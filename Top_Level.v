==> flow/design.v <==
`timescale 1ns / 1ps
module AISO(
    input   clk,
    input   rst,
    output  Reset_S
    );
    reg    Qok, Qmeta;
    assign  Reset_S = ~Qok;
    always @(posedge clk, posedge rst)
        if(rst)
            Qmeta <= 1'b0;
        else
            Qmeta <= 1'b1;
    always @(posedge clk)
        Qok <= Qmeta;
endmodule
`timescale 1ns / 1ps
module Horizontal_Scan_Count(
    input               clk_100MHz,
    input               clk_VGA,
    input               rst,
    output  reg         h_sync,
    output  reg         h_scan,
    output  reg         h_vid_on,
    output  reg [9:0]   H_count
    );
    reg     [9:0]   D;
    always @(posedge clk_100MHz, posedge rst)
        if(rst)
            H_count <= 10'b0;
        else
            H_count <= D;
    always @(*) begin
        case({clk_VGA,h_scan})
            2'b00:      D = H_count;
            2'b01:      D = H_count;
            2'b10:      D = H_count + 10'b0000000001;
            2'b11:      D = 10'b0;
            default:    D = 10'b0;
        endcase
        if(H_count == 799)
            h_scan = 1'b1;
        else
            h_scan = 1'b0;
        h_sync =    ~((H_count > 655)  & (H_count < 752));
        h_vid_on =   ((H_count == 0)   | (H_count < 640));
    end      
endmodule
`timescale 1ns / 1ps
module Pixel_Generation(
    input               clk,
    input               rst,
    input               refr_tick,
    input               incdec1,
    input               incdec2,
    input               video_on,
    input       [9:0]   pixel_x,
    input       [9:0]   pixel_y,
    output  reg [11:0]  RGB
    );
    reg         [9:0]   paddle_top1;
    reg         [9:0]   paddle_top2;
    reg         [9:0]   ball_left;
    reg         [9:0]   ball_top;
    reg                 ball_goingRight;
    reg                 ball_goingDown;
    always @(posedge clk, posedge rst) begin
        if(rst) begin
            paddle_top1 <= 10'd204;
            paddle_top2 <= 10'd204;
            ball_left <= 10'd36;
            ball_top <= 10'd0;
            ball_goingRight <= 1'b1;
            ball_goingDown <= 1'b1;
        end
        else    if(refr_tick) begin
                    if((~incdec1) && (paddle_top1 != 408))
                        paddle_top1 <= paddle_top1 + 10'd4;
                    if(incdec1 && (paddle_top1 != 0))
                        paddle_top1 <= paddle_top1 - 10'd4;
                    if((~incdec2) && (paddle_top2 != 408))
                        paddle_top2 <= paddle_top2 + 10'd4;
                    if(incdec2 && (paddle_top2 != 0))
                        paddle_top2 <= paddle_top2 - 10'd4;
                    if(ball_top == 0)
                        ball_goingDown <= 1'b1;
                    if(ball_top == 472)
                        ball_goingDown <= 1'b0;
                    if(((ball_left + 10'd8) == 600)) begin
                        if((ball_top > paddle_top1) && (ball_top < (paddle_top1 + 72)))
                            ball_goingRight <= 1'b0;
                        else    if(ball_left == 632) begin
                                    paddle_top1 <= 10'd204;
                                    paddle_top2 <= 10'd204;
                                    ball_left <= 10'd36;
                                    ball_top <= 10'd0;
                                    ball_goingRight <= 1'b1;
                                    ball_goingDown <= 1'b1;
                                end
                    end
                    if((ball_left == 36)) begin
                        if((ball_top > paddle_top2) && (ball_top < (paddle_top2 + 72)))
                            ball_goingRight <= 1'b1;
                        else    if(ball_left == 0) begin
                                    paddle_top1 <= 10'd204;
                                    paddle_top2 <= 10'd204;
                                    ball_left <= 10'd36;
                                    ball_top <= 10'd0;
                                    ball_goingRight <= 1'b1;
                                    ball_goingDown <= 1'b1;
                                end
                    end
                    case({ball_goingRight, ball_goingDown})
                        2'b00:      {ball_left, ball_top} <= {ball_left - 10'd4, ball_top - 10'd4};
                        2'b01:      {ball_left, ball_top} <= {ball_left - 10'd4, ball_top + 10'd4};
                        2'b10:      {ball_left, ball_top} <= {ball_left + 10'd4, ball_top - 10'd4};
                        2'b11:      {ball_left, ball_top} <= {ball_left + 10'd4, ball_top + 10'd4};
                        default:    {ball_left, ball_top} = {ball_left, ball_top};
                    endcase
                end
    end
    always @(*) begin
        if(~video_on)
            RGB = 12'b0;
        else if((pixel_x > 599) && (pixel_x < 604) && (pixel_y > paddle_top1) && (pixel_y < (paddle_top1 + 10'd72)))
            RGB = 12'b1111_1111_0000;
        else if((pixel_x > 31) && (pixel_x < 36) && (pixel_y > paddle_top2) && (pixel_y < (paddle_top2 + 10'd72)))
            RGB = 12'b1111_0000_1111;
        else if((pixel_x > ball_left) && (pixel_x < (ball_left + 10'd8)) && (pixel_y > ball_top) && (pixel_y < (ball_top + 10'd10)))
            RGB = 12'b1111_0000_0000;
        else
            RGB = 12'b0;
    end
endmodule
`timescale 1ns / 1ps
module Top_Level(
    input           clk,
    input           rst,
    input           incdec1,
    input           incdec2,
    output          h_sync,
    output          v_sync,
    output  [11:0]  RGB
    );
    wire            Reset_S, video_on, refr_tick;
    wire    [9:0]   pixel_x, pixel_y;
    AISO                u0( .clk(clk),
                            .rst(rst),
                            .Reset_S(Reset_S));
    VGA_Sync            u1( .clk(clk),
                            .rst(Reset_S),
                            .h_sync(h_sync),
                            .v_sync(v_sync),
                            .pixel_x(pixel_x),
                            .pixel_y(pixel_y),
                            .video_on(video_on));
    clk_60Hz            u2( .clk(clk),
                            .rst(Reset_S),
                            .refr_tick(refr_tick));
    Pixel_Generation    u3( .clk(clk),
                            .rst(Reset_S),
                            .refr_tick(refr_tick),
                            .incdec1(incdec1),
                            .incdec2(incdec2),
                            .video_on(video_on),
                            .pixel_x(pixel_x),
                            .pixel_y(pixel_y),
                            .RGB(RGB));
endmodule
`timescale 1ns / 1ps
module VGA_Sync(
    input           clk,
    input           rst,
    output          h_sync,
    output          v_sync,
    output  [9:0]   pixel_x,
    output  [9:0]   pixel_y,
    output          video_on
    );
    wire            clk_VGA, h_vid_on, v_vid_on, h_scan;
    clk_25MHz               u0( .clk(clk),
                                .rst(rst),
                                .clk_out25MHz(clk_VGA));
    Horizontal_Scan_Count   u1( .clk_100MHz(clk),
                                .clk_VGA(clk_VGA),
                                .rst(rst),
                                .h_sync(h_sync),
                                .h_scan(h_scan),
                                .h_vid_on(h_vid_on),
                                .H_count(pixel_x));
    Vertical_Scan_Count     u2( .clk_100MHz(clk),
                                .clk_VGA(clk_VGA),
                                .h_scan(h_scan),
                                .rst(rst),
                                .v_sync(v_sync),
                                .v_vid_on(v_vid_on),
                                .V_count(pixel_y));
    assign video_on = h_vid_on && v_vid_on;
endmodule
`timescale 1ns / 1ps
module Vertical_Scan_Count(
    input               clk_100MHz,
    input               clk_VGA,
    input               h_scan,
    input               rst,
    output  reg         v_sync,
    output  reg         v_vid_on,
    output  reg [9:0]   V_count
    );
    reg     [9:0]   D;
    reg             v_scan;
    always @(posedge clk_100MHz, posedge rst)
        if(rst)
            V_count <= 10'b0;
        else if(clk_VGA)
                V_count <= D;
             else
                V_count <= V_count;
    always @(*) begin
        case({h_scan,v_scan})
            2'b00:      D = V_count;
            2'b01:      D = V_count;
            2'b10:      D = V_count + 10'b0000000001;
            2'b11:      D = 10'b0;
            default:    D = 10'b0;
        endcase
        if(V_count == 524)
            v_scan = 1'b1;
        else
            v_scan = 1'b0;
        v_sync =    ~((V_count > 489)  & (V_count < 492));
        v_vid_on =   ((V_count == 0)   | (V_count < 480));
    end      
endmodule
`timescale 1ns / 1ps
module clk_25MHz(
    input       clk,
    input       rst,
    output  reg clk_out25MHz
    );
    reg     [1:0]   Q;
    always @(posedge clk, posedge rst)
        if(rst)
            Q <= 2'b0;
        else
            Q <= Q + 2'b01;
    always @(*)
        if(Q == 2'b11)
            clk_out25MHz = 1'b1;
        else
            clk_out25MHz = 1'b0;
endmodule
`timescale 1ns / 1ps
module clk_60Hz(
    input       clk,
    input       rst,
    output  reg refr_tick
    );
    reg     [20:0]   Q;
    always @(posedge clk, posedge rst)
        if(rst)
            Q <= 21'b0;
        else
            Q <= Q + 21'b1;
    always @(*)
        if(Q == 21'b110010110111001101011)
            refr_tick = 1'b1;
        else
            refr_tick = 1'b0;
endmodule
# ---- Tool chain data of Top_Level
# Tool output for the design above, in the order of the flow.
# Lines are those of the file above, counted from 1.
# Library cell names are shortened.
# Not given: n/a
dict set report setup {
  top {Top_Level}
  clk_port {clk}
  cell_library {sky130hd}
  pvt_corner {tt_025C_1v80}
}

# ---- After elaboration
# Yosys after proc, flatten, opt, wreduce and memory -nomap, before mapping. Memory bits, and registers merged into a memory's read port (data or address), are not among the register bits. Print and check cells are not counted.
dict set report word_totals {
  reg_bits 87
  inputBits 4
  elab_cells 150
}
dict set report classes {
  n_cmp 22
  eq_ne 19
  bitwise 9
  reduce_and_logical 28
  muxes 41
  add_sub_neg 19
}
# cell n
set ops {}
lappend ops {{10-bit 2-to-1 mux} 16}
lappend ops {{20-bit case mux with 4-bit select} 1}
lappend ops {{10-bit by 32-bit < comparator with 1-bit output} 2}
lappend ops {{10-bit greater-than comparator} 6}
lappend ops {{12-bit 2-to-1 mux} 4}
lappend ops {{10-bit < comparator} 4}
lappend ops {{10-bit by 3-bit adder with 10-bit output (second input constant)} 4}
lappend ops {{10-bit by 3-bit subtractor with 10-bit output (second input constant)} 4}
lappend ops {{10-bit logical NOT} 4}
lappend ops {{10-bit case mux with 2-bit select} 2}
lappend ops {{32-bit by 10-bit equality test with 1-bit output (second input constant)} 1}
lappend ops {{10-bit < comparator (second input constant)} 3}
lappend ops {{10-bit equality test (second input constant)} 3}
lappend ops {{10-bit by 7-bit adder with 11-bit output (second input constant)} 2}
lappend ops {{21-bit by 1-bit adder with 21-bit output (second input constant)} 1}
lappend ops {{21-bit equality test (second input constant)} 1}
lappend ops {{10-bit by 1-bit adder with 10-bit output (second input constant)} 2}
lappend ops {{10-bit greater-than comparator (second input constant)} 2}
lappend ops {{10-bit by 4-bit adder with 10-bit output (second input constant)} 2}
lappend ops {{10-bit by 7-bit adder with 10-bit output (second input constant)} 2}
lappend ops {{10-bit by 9-bit < comparator with 1-bit output (second input constant)} 2}
lappend ops {{10-bit by 9-bit != test with 1-bit output (second input constant)} 2}
lappend ops {{10-bit nonzero test} 2}
lappend ops {{1-bit 2-to-1 mux} 18}
lappend ops {{1-bit logical AND} 16}
lappend ops {{2-bit equality test (second input constant)} 7}
lappend ops {{10-bit by 4-bit adder with 11-bit output (second input constant)} 1}
lappend ops {{10-bit by 5-bit greater-than comparator with 1-bit output (second input constant)} 1}
# Other operator kinds: 12; their cells: 23.

# ---- Longest topological paths
# Longest topological path by Yosys (ltp), each cell counted once; first at word level (registers and memories cut), then after technology mapping (sequential cells cut; the memories' decode and read muxes count).
dict set report depth {
  depth_word 10
  ABC_AREA 1
  ltp_mapped 19
  ltp_nobuf 18
}

# ---- After synthesis
# Source: synth_stat.txt of the flow (Yosys; design flattened, memories mapped). It holds for the ABC_AREA given above (unset counts as 0); a run with the other value may have another netlist.
# The area totals of this step are shown rounded.
# type n area_total_um2
set by_type {}
lappend by_type {dfrtp_1 70 1751.68}
lappend by_type {ha_1 124 1.55E+03}
lappend by_type {nand2_1 180 675.648}
lappend by_type {xor2_1 64 560.538}
lappend by_type {inv_1 133 499.229}
lappend by_type {nand3_1 78 390.374}
lappend by_type {a21oi_1 64 320.307}
lappend by_type {dfstp_2 12 315.302}
lappend by_type {nor2_1 74 277.766}
lappend by_type {nand4_1 27 168.912}
lappend by_type {o21ai_0 30 150.144}
lappend by_type {nor3_1 22 110.106}
lappend by_type {nor4_1 16 100.096}
lappend by_type {buf_4 10 75.072}
lappend by_type {nor3_2 6 60.058}
lappend by_type {xnor2_1 6 52.55}
lappend by_type {nor3_4 3 48.797}
lappend by_type {nor2_4 4 45.043}
# Not listed: further types 38, cells in them 98.
dict set report mapped {
  flip_flops 83
  cells 1021
  mapped_area_um2 7900
  buf_cells 29
}

# ---- Path before layout
# Source: OpenSTA report_checks on the synthesized netlist (no wires, ideal clock, input and output delay 20% of the period each), path of least setup slack; recovery checks are left aside. Register names are those of the netlist, which keeps one name where synthesis merged equal registers.
dict set report synth_path {
  kind {reg2out}
  from {reg u3.ball_left[5]}
  to {out RGB[10]}
  setup_slack_ns 2.331
  path_stages 17
  path_delay_ns 2.565
  launch_ns 0.000
  path_buffers 2
  arrival_ns 2.565
  tclk_ns 6.12
  period_less_setup_slack_ns 3.789
}
# "path_delay_ns" is the arrival time less input delay plus setup time.
# A path that ends at an output port has no setup time.
# "path_stages": output pins that drive a net of the path, with the launching flip-flop's if there is one; two outputs of one cell count as two.
# "period_less_setup_slack_ns" = period - worst setup slack (recovery checks aside). The figure is calculated, with input and output delays left at 20% of the set period.
# Between the ends stands the longest chain of elaborated cells between them, by number of cells; it is not shown to be the way that was timed. Of several equally long chains one is given.
# A line is the first line of the expression or statement that the cell stems from. Yosys adds cells for indexed reads and writes and turns some case tables into memories.
# At most two assigning lines are given for a register; there are more.
dict set report synth_via {
  path_cell_list {dfstp_2 -> buf_2 -> nand3_1 -> nor2_1 -> xor2_1 -> inv_1 -> ha_1 -> nand2_1 -> nor2_1 -> a211oi_1 -> nand2_1 -> nor3_1 -> nand3_1 -> nand2_1 -> inv_1 -> a21oi_1 -> buf_4}
  elab_chain_len 9
  cells_between 10
  cone_lines 4
}
# element line_no
set synth_rtl {}
lappend synth_rtl {{start, declared} 63} ;# reg         [9:0]   ball_left;
lappend synth_rtl {{start, assigned} 71} ;# ball_left <= 10'd36;
lappend synth_rtl {{start, assigned} 95} ;# ball_left <= 10'd36;
lappend synth_rtl {{10-bit by 4-bit adder with 10-bit output} 129} ;# else if((pixel_x > ball_left) && (pixel_x < (ball_left + 10'd8)) && (pixel_y > ball_top) && (pixel_y < (ball_t ...
lappend synth_rtl {{10-bit < comparator} 129}
lappend synth_rtl {{1-bit logical AND x3} 129}
lappend synth_rtl {{12-bit 2-to-1 mux} 129}
lappend synth_rtl {{12-bit 2-to-1 mux} 127} ;# else if((pixel_x > 31) && (pixel_x < 36) && (pixel_y > paddle_top2) && (pixel_y < (paddle_top2 + 10'd72)))
lappend synth_rtl {{12-bit 2-to-1 mux} 125} ;# else if((pixel_x > 599) && (pixel_x < 604) && (pixel_y > paddle_top1) && (pixel_y < (paddle_top1 + 10'd72)))
lappend synth_rtl {{12-bit 2-to-1 mux} 123} ;# if(~video_on)
lappend synth_rtl {{end, declared} 143} ;# output  [11:0]  RGB
# Some nets on the timed path still bear RTL names; the line given drives or declares the net.
# net line_no
set synth_nets {}
lappend synth_nets {RGB[8] 123}

# ---- Timing after layout
# Path of least setup slack in the final report of entry A (OpenROAD, finished layout, wires in). Where an end is a register, its clock arrival counts in the times.
dict set report layout_path {
  kind {reg2out}
  from {reg u3.paddle_top2[3]}
  to {out RGB[0]}
  tclk_ns 2.95
  path_stages 15
  setup_slack_ns -0.59
  arrival_ns 2.95
  path_buffers 1
  launch_ns 0.35
}
# Between the ends stands the longest chain of elaborated cells between them, by number of cells; it is not shown to be the way that was timed. Of several equally long chains one is given.
# At most two assigning lines are given for a register; there are more.
dict set report layout_via {
  path_cell_list {dfstp_2 -> ha_4 -> nand2_2 -> nand2_4 -> nand2_4 -> xor2_4 -> ha_4 -> nand2_4 -> nand2_4 -> nor4_4 -> nand3_1 -> nor2_1 -> nand2_1 -> a21oi_4 -> buf_2}
  elab_chain_len 6
  cells_between 8
  cone_lines 3
}
# element line_no
set layout_rtl {}
lappend layout_rtl {{start, declared} 62} ;# reg         [9:0]   paddle_top2;
lappend layout_rtl {{start, assigned} 82} ;# paddle_top2 <= paddle_top2 + 10'd4;
lappend layout_rtl {{start, assigned} 84} ;# paddle_top2 <= paddle_top2 - 10'd4;
lappend layout_rtl {{10-bit by 7-bit adder with 10-bit output} 127} ;# else if((pixel_x > 31) && (pixel_x < 36) && (pixel_y > paddle_top2) && (pixel_y < (paddle_top2 + 10'd72)))
lappend layout_rtl {{10-bit < comparator} 127}
lappend layout_rtl {{1-bit logical AND} 127}
lappend layout_rtl {{12-bit 2-to-1 mux} 127}
lappend layout_rtl {{12-bit 2-to-1 mux} 125} ;# else if((pixel_x > 599) && (pixel_x < 604) && (pixel_y > paddle_top1) && (pixel_y < (paddle_top1 + 10'd72)))
lappend layout_rtl {{12-bit 2-to-1 mux} 123} ;# if(~video_on)
lappend layout_rtl {{end, declared} 143} ;# output  [11:0]  RGB

; Measured data: module Top_Level, platform sky130hd, 2 stored runs of the flow under differing settings, order arbitrary. Input and output delays are each 20% of the period that was set; the output load is 0.01 pF.
; "achievedPeriod_ns" = clock period - worst setup slack. The figure is calculated, with input and output delays left at 20% of the set period.
; "worst_path_allowed_less_slack_ns" = time allowed to the worst setup path (clock period - input delay - output delay, where it has them) - its slack; a late launch clock adds to it, a late capture clock takes from it.
; "totalPower_uw" is the tool's figure for a default switching activity; nothing was simulated.
; The results are shown rounded.

[entry A: settings]
period_ns = 2.95
CORE_UTILIZATION = 57
SETUP_SLACK_MARGIN = 0.38
PLACE_DENSITY = 0.64
TNS_END_PERCENT = 70
ABC_AREA = 1
CTS_CLUSTER_SIZE = 58
CTS_CLUSTER_DIAMETER = 247
SLEW_MARGIN = 30
MIN_ROUTING_LAYER = met2
CAP_MARGIN = 20
CORE_MARGIN = 2
[entry A: results]
worst_path_allowed_less_slack_ns = 2.95
timing.worst_path_kind = reg2out
synthesis_area_um2 = 7900
achievedPeriod_ns = 3.541
tns_ns = -5.5
totalPower_uw = 2700
die_footprint_um2 = 15000
timing.setup.ws_ns = -0.59
stdcell_area_um2 = 10000
finalUtil_pct = 76

[entry B: settings]
period_ns = 2.2
CORE_UTILIZATION = 17
PLACE_DENSITY_LB_ADDON = 0.19
CELL_PAD_IN_SITES_DETAIL_PLACEMENT = 2
TNS_END_PERCENT = 30
ABC_AREA = 0
CAP_MARGIN = 30
MAX_ROUTING_LAYER = met5
CORE_MARGIN = 2
SLEW_MARGIN = 20
[entry B: results]
worst_path_allowed_less_slack_ns = 3.17
timing.worst_path_kind = reg2out
synthesis_area_um2 = 7200
achievedPeriod_ns = 3.605
tns_ns = -17
totalPower_uw = 4200
die_footprint_um2 = 44000
timing.setup.ws_ns = -1.4
stdcell_area_um2 = 10000
finalUtil_pct = 24
